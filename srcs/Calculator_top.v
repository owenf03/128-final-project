==> flow/design.v <==
`timescale 1ns / 1ps
`default_nettype none
module Calculator(
    input wire [3:0] a, 
    input wire [3:0] b,
    input wire [2:0] op,
    output reg [7:0] out
);
    parameter AND = 3'b000;
    parameter OR = 3'b001;
    parameter NOT = 3'b010;
    parameter XOR = 3'b011;
    parameter ADD = 3'b100;
    parameter SUB = 3'b101;
    parameter MULT = 3'b110;
    parameter DIV = 3'b111; 
    wire adder_co;
    wire [3:0] SUM;
    wire [7:0] PRODUCT;
    wire [3:0] B_adder;
    wire CI;
    assign B_adder = (op == ADD) ? b : 
                     (op == SUB) ? ~b :
                     0; 
    assign CI = (op == SUB) ? 1 : 0; 
    cla_adder ADDER(.A(a),.B(B_adder), .CI(CI), .CO(adder_co), .SUM(SUM));
    combo_mult MULTI(.a(a), .b(b), .res(PRODUCT));
    always @(*) begin
        case(op)
            AND: begin
                out <= {{4{1'b0}}, a&b};
            end
            OR: begin
                out <= {{4{1'b0}}, a|b};
            end
            NOT: begin
                out <= {{4{1'b1}}, ~a};
            end
            XOR: begin
                out <= {{4{1'b0}}, a ^ b};
            end
            ADD: begin
                out <= {{3{1'b0}}, adder_co, SUM};
            end
            SUB: begin
                if (a < b) begin
                    out <= {{4{1'b1}}, SUM};
                end
                else out <= {{4{1'b0}}, SUM};
            end
            MULT: begin
                out <= PRODUCT;
            end
            DIV: begin
                out <= a/b;
            end
        endcase
   end
endmodule 
`timescale 1ns / 1ps
`default_nettype none
module Calculator_top(
    input wire [3:0] a, 
    input wire [3:0] b,
    input wire clk, 
    input wire rst, 
    input wire enter, 
    input wire back,
    input wire up, 
    input wire down,
    output wire [3:0] an, 
    output wire [7:0] seg,
    output reg bin_ind
);
    reg [2:0] op = 3'b0; 
    wire [7:0] calculator_result;  
    reg [31:0] display_value;  
    reg convert_value_enable;  
    wire up_d; wire down_d; wire enter_d; wire back_d; wire rst_d;  
    Debounce dd(.btn(down), .clk(clk), .led(down_d));
    Debounce ud(.btn(up), .clk(clk), .led(up_d));
    Debounce ed(.btn(enter), .clk(clk), .led(enter_d));
    Debounce bd(.btn(back), .clk(clk), .led(back_d));
    Debounce rd(.btn(rst), .clk(clk), .led(rst_d)); 
    Calculator calc(.a(a), .b(b), .op(op), .out(calculator_result));
    wire [15:0] BCD_result; 
    reg [11:0] value_to_convert; 
    wire bcd_val_rdy; 
    val_bcd VAL(.clk(clk), .reset(rst_d), .en(convert_value_enable), .count(value_to_convert), .rdy(bcd_val_rdy), .BCD(BCD_result));
    wire [31:0] BCD_seg;
    reg [31:0] BCD_seg_buffer;
    bcd_seg A(.BCD(BCD_result[15:12]),.s(BCD_seg[31:24]));
    bcd_seg B(.BCD(BCD_result[11:8]),.s(BCD_seg[23:16]));
    bcd_seg C(.BCD(BCD_result[7:4]),.s(BCD_seg[15:8]));
    bcd_seg D(.BCD(BCD_result[3:0]),.s(BCD_seg[7:0]));
    wire [31:0] op_seg;
    op_seg OPS(.OP(op), .s(op_seg)); 
    parameter DISP_ZEROS = 32'b0000_0011_0000_0011_0000_0011_0000_0011;
    Multi_Driver md(.segValues(display_value), .clk(clk), .an(an), .seg(seg));
    parameter IDLE = 0;  
    parameter VALUE_SET = 1;
    parameter CONV = 2;  
    parameter RES = 3;  
    parameter OP = 4;  
    reg [1:0] result_neg; 
    reg [2:0] cs;  
    reg [2:0] ns;  
    always @(posedge clk) begin
        if(op < 4) begin  
            value_to_convert <= (1000 * calculator_result[3]) + (100 * calculator_result[2]) + (10 * calculator_result[1]) + (calculator_result[0]);
        end 
        else if(op == 5) begin  
             if(calculator_result[7]) begin  
                 result_neg[0] <= 1; 
                 value_to_convert <= {{8{1'b0}}, ((~calculator_result) + 1) & 4'b1111};  
                 if((((~calculator_result) + 1) & 4'b1111) >= 10) result_neg[1] <= 1;
                 else result_neg[1] <= 0; 
             end
             else value_to_convert <= {{4{1'b0}}, calculator_result}; 
        end 
        else begin
            value_to_convert <= {{4{1'b0}}, calculator_result}; 
        end
        if(rst_d == 1) begin
            op <= 0; 
            convert_value_enable <= 0; 
            ns <= IDLE;
            result_neg <= 0;
            display_value <= DISP_ZEROS;
        end
        else begin
            case (cs)
                IDLE: begin
                    display_value <= DISP_ZEROS; 
                    op <= 0;
                    if(ENTER) begin
                        ns <= CONV;
                    end
                    else if (UP | DOWN) begin
                        ns <= OP;
                        op <= 0; 
                    end
                end
                CONV: begin
                    if(op >= 5) begin
                        bin_ind <= 0; 
                    end else begin
                        bin_ind <= 1; 
                    end
                    display_value <= op_seg; 
                    convert_value_enable <= 1; 
                    if(bcd_val_rdy) begin
                        ns <= RES;
                        convert_value_enable <= 0;
                        if(result_neg[0]) begin  
                            if(result_neg[1]) begin
                                BCD_seg_buffer <= {16'b1111_1111_1111_1101, BCD_seg[15:0]};  
                            end else begin
                                BCD_seg_buffer <= {24'b1111_1111_1111_1111_1111_1101, BCD_seg[7:0]};  
                            end
                            result_neg <= 2'b0; 
                        end else begin
                            BCD_seg_buffer <= BCD_seg;
                        end
                    end
                    else ns <= CONV; 
                end
                RES: begin
                    result_neg <= 2'b0;
                    display_value <= BCD_seg_buffer; 
                    if (BACK) begin
                        ns <= IDLE;
                    end
                    else if (ENTER) begin
                        ns <= CONV;
                    end
                    else if (UP | DOWN) begin
                        ns <= OP;
                        op <= 0;
                    end
                    else ns <= RES;
                end
                OP: begin
                    result_neg <= 2'b0;
                    display_value <= op_seg; 
                    if (ENTER) begin
                        ns <= CONV;
                    end
                    else if(BACK) begin
                        ns <= RES;
                    end else begin
                        ns <= OP; 
                    end
                    if(UP) begin
                        op <= op + 1;
                    end
                    else if(DOWN) begin
                        op <= op - 1;
                    end
                end
            endcase 
        end
    end
    wire DOWN; wire UP; wire BACK; wire ENTER;
    edge_generator de(.clk(clk), .rst(rst_d), .signal(down_d), .out(DOWN));
    edge_generator ue(.clk(clk), .rst(rst_d), .signal(back_d), .out(BACK));
    edge_generator be(.clk(clk), .rst(rst_d), .signal(up_d), .out(UP));
    edge_generator ee(.clk(clk), .rst(rst_d), .signal(enter_d), .out(ENTER));
    always @(negedge clk) begin
        if(rst_d) begin
            cs <= IDLE; 
        end
        else begin
            cs <= ns; 
        end
    end
endmodule
`timescale 1ns / 1ps
`default_nettype none
module Debounce(
    input wire btn, 
    input wire clk, 
    output reg led
    );
    reg [15:0] counter;  
    wire TC;  
    always @(posedge clk) begin
        if(~btn) begin
            counter <= 0;  
        end
        else begin
            counter <= counter + 1; 
        end
    end
    assign TC = (counter == 65534);  
    always @(posedge clk) begin
        if(~btn) begin
            led <= 0;  
        end
        else if (TC) begin
            led <= 1;  
        end
        else
            led <= led;  
    end
endmodule
`timescale 1ns / 1ps
`default_nettype none
module Multi_Driver(
    input wire clk, 
    input wire [31:0] segValues,
    output reg [3:0] an,
    output reg [7:0] seg
    );
    parameter DELAY = 4095; 
    reg [11:0] count = 0;  
    always @(posedge clk) begin
        if(count < (DELAY / 4)) begin
            an <= 4'b1110;
            seg <= segValues[7:0];
        end
        else if (count < (DELAY / 2)) begin
            an <= 4'b1101;
            seg <= segValues[15:8];
        end
        else if (count < ((3 * DELAY) / 4)) begin
            an <= 4'b1011;
            seg <= segValues[23:16];
        end
        else begin
            an <= 4'b0111;
            seg <= segValues[31:24];
        end
        count <= count + 1; 
    end
endmodule
`timescale 1ns / 1ps
`default_nettype none
module bcd_seg(
    input wire [3:0] BCD, 
    output reg [7:0] s
);
    always @(*) begin
        case(BCD)
            0: s = 8'b0000_0011; 
            1: s = 8'b1001_1111;
            2: s = 8'b0010_0101;
            3: s = 8'b0000_1101;
            4: s = 8'b1001_1001;
            5: s = 8'b0100_1001;
            6: s = 8'b0100_0001;
            7: s = 8'b0001_1111;
            8: s = 8'b0000_0001;
            9: s = 8'b0000_1001;
            10: s = 8'b1111_1101; 
            default s = 8'b1111_1111;
        endcase
end
endmodule
`default_nettype none
`timescale 1ns / 1ps
module cla_adder(input wire [3:0] A, input wire [3:0] B, input wire CI, output wire CO, output wire [3:0] SUM);
    wire [3:0] propegated, generated;
    wire [3:0] carries;
    assign carries[0] = CI;
    assign propegated = A ^ B; 
    assign generated = A & B;
    assign carries[1] = generated[0] | (propegated[0] & carries[0]);
    assign carries[2] = generated[1] | (propegated[1] & carries[1]);
    assign carries[3] = generated[2] | (propegated[2] & carries[2]);
    assign CO = generated[3] | (propegated[3] & carries[3]);
    genvar i;
    generate 
        for (i = 0; i < 4; i = i + 1) begin
            FA a(.A(A[i]), .B(B[i]), .CI(carries[i]), .SUM(SUM[i]));
        end
    endgenerate
endmodule 
module FA(input wire A, input wire B, input wire CI, output wire CO, output wire SUM);
    assign CO = (A & B) | (CI & (A ^ B)); 
    assign SUM = A ^ B ^ CI; 
endmodule
`timescale 1ns / 1ps
`default_nettype none
module combo_mult(input wire [3:0] a, input wire [3:0] b, output wire [7:0] res);
    wire [7:0] m [3:0];
    genvar i; 
    generate 
        for(i = 0; i < 4; i = i + 1) begin
            assign m[i] = (a[i] != 0) ? ({{4'b0}, b} << i) : 8'b0;
        end
    endgenerate
    assign res = m[0] + m[1] + m[2] + m[3];
endmodule
`timescale 1ns / 1ps
module edge_generator(input wire clk, input wire rst, input wire signal, output reg out);  
    reg sig_p; 
    always @(posedge clk) begin
        if(rst == 1) begin
            out <= 0;
            sig_p <= 0;
        end else 
        begin
            if((sig_p != signal) && (signal)) begin
                out <= 1; 
            end 
            else out <= 0; 
            sig_p <= signal;
        end
    end
endmodule
`timescale 1ns / 1ps
`default_nettype none
module op_seg(
    input wire [2:0] OP, 
    output reg [31:0] s
);
    always @(*) begin
        case(OP)
            0: s = 32'b1111_1111_0001_0001_1101_0101_1000_0101;  
            1: s = 32'b1111_1111_1111_1111_0000_0011_1111_0101;  
            2: s = 32'b1111_1111_1101_0101_1100_0101_1110_0001;  
            3: s = 32'b1111_1111_1001_0001_0000_0011_1111_0101;  
            4: s = 32'b1111_1111_0001_0001_1000_0101_1000_0101;  
            5: s = 32'b1111_1111_0100_1001_1100_0111_1100_0001;  
            6: s = 32'b0011_0011_0001_1011_1110_0011_1110_0001;  
            7: s = 32'b1111_1111_1000_0101_1001_1111_1000_0011;  
            default s = 32'b1111_1111_1111_1111_1111_1111_1111_1111;
        endcase
    end
endmodule
`timescale 1ns / 1ps
module val_bcd(
    input wire clk,  
    input wire reset, 
    input wire en, 
    input wire [11:0] count, 
    output reg [15:0] BCD,
    output reg rdy
    );
    parameter IDLE = 0; 
    parameter SHIFT = 1;
    parameter ADD = 2;
    reg [11:0] count_p;  
    reg [3:0] shift_idx;  
    reg [1:0] state;  
    reg [15:0] BCD_temp;  
    always @(posedge clk or posedge reset) begin
        if(reset) begin
            BCD <= 0;
            rdy <= 0; 
            shift_idx <= 0; 
            count_p <= 0; 
            state <= IDLE;
        end
        else begin
            case(state)
                IDLE : begin  
                    if(en) begin  
                        BCD <= 0;  
                        count_p <= count;  
                        shift_idx <= 0;  
                        state <= SHIFT;  
                    end 
                    else state <= IDLE;  
                    rdy <= 0;  
                end
                SHIFT : begin  
                    BCD <= {BCD[14:0], count_p[11 - shift_idx]};  
                    shift_idx <= shift_idx + 1;  
                    state <= ADD;  
                    rdy <= 0;  
                end
                ADD : begin  
                    if(shift_idx == 12) begin
                        rdy <= 1;     
                        state <= IDLE;   
                    end
                    else begin  
                        BCD <= {(BCD[15:12] >= 5) ? BCD[15:12] + 4'd3 : BCD[15:12], 
                            (BCD[11:8] >= 5) ? BCD[11:8] + 4'd3 : BCD[11:8],
                            (BCD[7:4] >= 5) ? BCD[7:4] + 4'd3 : BCD[7:4],
                            (BCD[3:0] >= 5) ? BCD[3:0] + 4'd3 : BCD[3:0]}; 
                        state <= SHIFT;  
                        rdy <= 0;  
                    end
                end
            endcase             
        end
    end
endmodule
# From RTL to reports: Calculator_top
# What the tools print for Calculator_top, step after step.
# Lines are those of the file above, counted from 1.
# Operators: Yosys type, input widths -> output width; for muxes data width and select width s.
# Cell names lack the library's common part.
# Not given: n/a
[inputs] top="Calculator_top" clock_port="clk" cell_library="sky130hd" pvt_corner="tt_025C_1v80"

# Word level
# Source: Yosys, flattened and elaborated, memories not mapped. Widths are those after wreduce. Registers that Yosys merges into a memory's read port (data or address) are not register bits. Print and check cells do not count.
# Memory sizes are those after Yosys's memory passes, which may raise the word count (mostly to a power of two), join words into wider ones and drop unused or constant bits.
[op_classes] addsub=21 n_mul=3 div=1 cmp=11 n_eq=33 n_shift=1 muxes=68 logic=26 n_reduce_logical=27
[op_table] cell="$pmux 32 s3" n=1
[op_table] cell="$add 16x1->16 const B" n=5
[op_table] cell="$eq 16x16->1 const B" n=5
[op_table] cell="$pmux 8 s8" n=1
[op_table] cell="$pmux 16 s3" n=1
[op_table] cell="$mux 8" n=5
[op_table] cell="$mux 3" n=12
[op_table] cell="$mux 4" n=9
[op_table] cell="$shiftx 12x32->1" n=1
[op_table] cell="$div 4x4->8" n=1
[op_table] cell="$mux 32" n=1
[op_table] cell="$mux 16" n=2
[op_table] cell="$mux 1" n=22
[op_table] cell="$mux 18" n=1
[op_table] cell="$add 4x2->4 const B" n=4
[op_table] cell="$ge 4x3->1 const B" n=4
[op_table] cell="$reduce_and 4->1" n=4
[op_table] cell="$add 8x8->8" n=2
[op_table] cell="$eq 3x3->1 const B" n=5
[op_table] cell="$mux 7" n=2
[op_table] cell="$add 11x8->12" n=1
[op_table] cell="$add 12x1->12" n=1
[op_table] cell="$add 12x1->12 const B" n=1
[op_table] cell="$lt 12x10->1 const B" n=1
[op_table] cell="$lt 12x11->1 const B" n=1
[op_table] cell="$lt 12x12->1 const B" n=1
[op_table] cell="$add 12x5->12" n=1
[op_table] cell="$eq 3x2->1 const B" n=4
# Other operator kinds: 48; their cells: 92.
[word_totals] register_bits=241 rom_bits=632 mem_count=5 inputBits=14 out_inout_bits=13 elab_cells=236
[mem_list] memory="(no name shown)" words=8 width=23 rd=1 write_ports=0 line=359 rtl="case(OP)"
[mem_list] memory="(no name shown)" words=16 width=7 rd=1 write_ports=0 line=284 rtl="case(BCD)"
[mem_list] memory="(no name shown)" words=16 width=7 rd=1 write_ports=0 line=284
[mem_list] memory="(no name shown)" words=16 width=7 rd=1 write_ports=0 line=284
[mem_list] memory="(no name shown)" words=16 width=7 rd=1 write_ports=0 line=284

# Logic depth
# Depth = most cells in a row (Yosys ltp): at word level without a register or memory, in the mapped netlist without a sequential cell, where the memories' decode and read muxes count.
[depth] depth_word=23 abc_area=0 ltp_mapped=54 depth_no_buf=53

# After synthesis
# The flow's flattened synthesis, as Yosys stat reports it; memories are mapped. The netlist is that of the ABC_AREA named above (0 if unset); the other value can give another one.
[types] cell="dfxtp_1" n=166
[types] cell="ha_1" n=100
[types] cell="edfxtp_1" n=29
[types] cell="dfrtp_1" n=33
[types] cell="xnor2_1" n=70
[types] cell="nand2_1" n=138
[types] cell="o21ai_0" n=92
[types] cell="nor2_1" n=120
[types] cell="a21oi_1" n=89
[types] cell="and2_1" n=61
[types] cell="inv_1" n=76
[types] cell="nand3_1" n=49
[types] cell="fa_1" n=9
[types] cell="nor2b_1" n=28
[types] cell="clkbuf_1" n=45
[types] cell="mux2_2" n=15
[types] cell="nand4_1" n=24
[types] cell="xor2_1" n=17
# Other cell types: 66; their cells: 296.
[synth_totals] stdcells=1457 yosys_area_um2=13000.0 seq_area_um2=5046.1 flip_flops=229
# By module: a second synthesis without flattening, with its own total; a netlist apart from the flattened one above.
[hier_totals] hier_cells=1643 area_unflattened_um2=14834.2
# Rows give one instance, submodules left out.
[modules] mod="Debounce" n_inst=5 cells=84 mod_area_um2=750.7 seq_area_um2=340.3
[modules] mod="Calculator_top" n_inst=1 cells=343 mod_area_um2=3726.1 seq_area_um2=2072.0
[modules] mod="val_bcd" n_inst=1 cells=205 mod_area_um2=2043.2 seq_area_um2=902.1
[modules] mod="Calculator" n_inst=1 cells=275 mod_area_um2=1939.4 seq_area_um2=0.0
[modules] mod="Multi_Driver" n_inst=1 cells=136 mod_area_um2=1275.0 seq_area_um2=480.5
[modules] mod="bcd_seg" n_inst=4 cells=35 mod_area_um2=237.7 seq_area_um2=0.0
[modules] mod="combo_mult" n_inst=1 cells=42 mod_area_um2=385.4 seq_area_um2=0.0
[modules] mod="op_seg" n_inst=1 cells=53 mod_area_um2=356.6 seq_area_um2=0.0
[modules] mod="edge_generator" n_inst=4 cells=4 mod_area_um2=58.8 seq_area_um2=40.0
[modules] mod="cla_adder" n_inst=1 cells=9 mod_area_um2=88.8 seq_area_um2=0.0
[modules] mod="FA" n_inst=4 cells=1 mod_area_um2=20.0 seq_area_um2=0.0

Add stored flow runs of Calculator_top

2 stored runs of Calculator_top in the flow (synthesis by Yosys, layout by OpenROAD, sky130hd cells), in arbitrary order. Constraints: input delay and output delay 20% of the set period each, output load 0.01 pF.
"achieved clock period" = clock period - worst setup slack. The figure is calculated, with input and output delays left at 20% of the set period.
"worst setup path time" = time allowed to the worst setup path (clock period - input delay - output delay, where it has them) - its slack; a late launch clock adds to it, a late capture clock takes from it.
"power": no workload was simulated; the value follows from the tool's default switching activity.
"worst setup path time" is given in steps of 10 ps.
[run 1] settings: period_ns=11.6, CORE_UTILIZATION=22, SETUP_SLACK_MARGIN=-0.96, PLACE_DENSITY_LB_ADDON=0.09, CORE_ASPECT_RATIO=0.59, CORE_MARGIN=7, GPL_TIMING_DRIVEN=0, CTS_CLUSTER_DIAMETER=232, MAX_ROUTING_LAYER=met4, CAP_MARGIN=20, SLEW_MARGIN=20
[run 1] result: chip area after synthesis (Yosys) 13000.0 um2, die area 66330.3 um2, standard-cell area of the final layout 15198.3 um2, utilization 26.0%, worst setup slack after layout -81 ps, total negative slack -81 ps, worst hold slack 384 ps, power 2534 uW, achieved clock period 11681 ps, worst setup path time 9360 ps, worst setup path kind input-to-reg
[run 2] settings: period_ns=12.2, CORE_UTILIZATION=46, SETUP_SLACK_MARGIN=0.43, PLACE_DENSITY_LB_ADDON=0.06, CELL_PAD_IN_SITES_GLOBAL_PLACEMENT=3, TNS_END_PERCENT=60, ABC_AREA=1, CAP_MARGIN=20, CORE_MARGIN=2, SLEW_MARGIN=20
[run 2] result: did not finish, placement stopped with FLW-0024
